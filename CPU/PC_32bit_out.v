==> flow/design.v <==
module PC_32bit_out (clock, PS, PC_in, PC_offset, PC);
	input [1:0]PS;
	input clock;
	input [31:0] PC_in;
	input [15:0] PC_offset;
	output reg [15:0]PC;
	initial begin 
		PC <= 0;
	end
	always @(posedge clock)begin
		case (PS)
			2'b00: PC = PC;
			2'b01: PC = PC+1'b1;
			2'b10: PC = PC_in;
			2'b11: PC = PC+PC_offset;
		endcase
	end 
endmodule
[Step by step through the tools: PC_32bit_out]
Tool output for the design above, in the order of the flow.
Line numbers count from 1 in the design file above.
Library cell names are shortened.
A cell with -- has no value.
Design
  top module: PC_32bit_out
  clock port: clock
  standard-cell library: sky130hd
  timing corner: tt_025C_1v80

[After elaboration]
Yosys after proc, flatten, opt, wreduce and memory -nomap, before mapping. Memory bits, and registers merged into a memory's read port (data or address), are not among the register bits. Print and check cells are not counted. Equal cells are merged and count once.
Word-level totals
  register bits: 16
  elaborated cells: 8
Operators by class
  add/subtract/negate cells: 2
  equal/unequal tests: 3
  multiplexer cells: 1
  reductions and logical operators: 1
Operators with widths (count)
  16-bit case mux with 3-bit select: 1
  16-bit by 1-bit adder with 16-bit output (second input constant): 1
  16-bit adder: 1
  2-bit equality test (second input constant): 2
  2-bit by 1-bit equality test with 1-bit output (second input constant): 1
  2-bit logical NOT: 1

[Logic depth]
Longest topological path by Yosys (ltp), each cell counted once; first at word level (registers and memories cut), then after technology mapping (sequential cells cut; the memories' decode and read muxes count).
Logic depth
  depth in word-level cells: 2
  ABC_AREA: 0
  depth in mapped cells: 10
  depth with buffers taken out: 10

[Netlist]
The flow's flattened synthesis, as Yosys stat reports it; memories are mapped. The netlist is that of the ABC_AREA named above (0 if unset); the other value can give another one.
The area totals of this step are shown rounded.
Cells by type
  edfxtp_1: count 16, total area 480.461 um^2
  ha_1: count 15, total area 187.68 um^2
  a21oi_1: count 21, total area 105.101 um^2
  and3_1: count 16, total area 100.096 um^2
  nand2_1: count 22, total area 82.579 um^2
  xnor2_1: count 8, total area 70.067 um^2
  nor2_1: count 14, total area 52.55 um^2
  o21ai_0: count 10, total area 50.048 um^2
  a2111o_1: count 2, total area 22.522 um^2
  a21o_1: count 3, total area 22.522 um^2
  o21bai_1: count 3, total area 22.522 um^2
  fa_1: count 1, total area 20.019 um^2
  a31oi_1: count 3, total area 18.768 um^2
  clkbuf_1: count 5, total area 18.768 um^2
  nand4_1: count 3, total area 18.768 um^2
  a21o_2: count 2, total area 17.517 um^2
  nand3_4: count 1, total area 17.517 um^2
  nor3_4: count 1, total area 16.266 um^2
Other cell types: 23; their cells: 35.
Synthesis totals
  standard cells after synthesis: 181
  synthesis area: 1600 um^2
  sequential part of the area: 480 um^2
  flip-flop cells: 16
  buffers: 7

[Timing after synthesis]
Source: OpenSTA report_checks on the synthesized netlist (no wires, ideal clock, input and output delay 20% of the period each), path of least setup slack; recovery checks are left aside. Register names are those of the netlist, which keeps one name where synthesis merged equal registers.
Timing path post-synthesis
  path type: input-to-reg
  start: input PS[0]
  end: register PC[14]
  clock period: 3.31 ns
  input delay: 0.662 ns
  setup time: 0.255 ns
  arrival: 2.677 ns
  required time: 3.055 ns
  path slack: 0.378 ns
  delay of the path: 2.270 ns
  stages: 10
  buffers on the path: 0
  period reached after synthesis: 2.932 ns
"delay of the path" = arrival - input delay + setup time.
"stages": output pins that drive a net of the path, with the launching flip-flop's if there is one; two outputs of one cell count as two.
"period reached after synthesis" is the clock period less the worst setup slack; recovery checks do not enter. This is arithmetic on one report: input and output delays are still those of the set period (20% each).
The rows between start and end are the longest chain of elaborated cells between them; the timing report does not say that the signal goes this way. Where chains are equally long, one stands for them.
A line is the first line of the expression or statement that the cell stems from. Yosys adds cells for indexed reads and writes and turns some case tables into memories.
A register here has more assigning lines than the two given.
Ways into the end's enable are left out, as the timed path ends at the data pin.
Between the ends, post-synthesis
  cell sequence: nand2_1 > or2_2 > ha_1 > fa_1 > a21oi_1 > o21ai_0 > a21oi_1 > o21bai_1 > a2111o_1 > and3_1
  length of the longest elaborated chain: 2
  elaborated cells on any way between the ends: 4
  source lines of those cells: 1
RTL lines, path post-synthesis
  start, declared: RTL line 2  | input [1:0]PS;
  2-bit equality test: RTL line 11  | case (PS)
  16-bit case mux with 3-bit select: RTL line 11
  end, assigned: RTL line 13  | 2'b01: PC = PC+1'b1;
  end, assigned: RTL line 14  | 2'b10: PC = PC_in;
  end, declared: RTL line 6  | output reg [15:0]PC;

Design PC_32bit_out on sky130hd. What follows are 2 stored runs of the flow, each under its own settings; their order means nothing. The constraints put input and output delay at 20% of the set period each and load the outputs with 0.01 pF.

==> record 1: settings <==
{ "period_ns": 1.86, "CORE_UTILIZATION": 44, "SETUP_SLACK_MARGIN": -0.01, "PLACE_DENSITY": 0.66, "CORE_ASPECT_RATIO": 0.59, "SLEW_MARGIN": 10, "CAP_MARGIN": 20, "CORE_MARGIN": 2 }
==> record 1: results <==
not finished: routing ended with error GRT-0232

==> record 2: settings <==
{ "period_ns": 2.52, "CORE_UTILIZATION": 68, "SETUP_SLACK_MARGIN": -0.11, "PLACE_DENSITY_LB_ADDON": 0.02, "CORE_MARGIN": 10, "CELL_PAD_IN_SITES_GLOBAL_PLACEMENT": 2, "GPL_ROUTABILITY_DRIVEN": 0, "CTS_CLUSTER_DIAMETER": 187, "CAP_MARGIN": 5, "SLEW_MARGIN": 20 }
==> record 2: results <==
not finished: placement ended with error FLW-0024
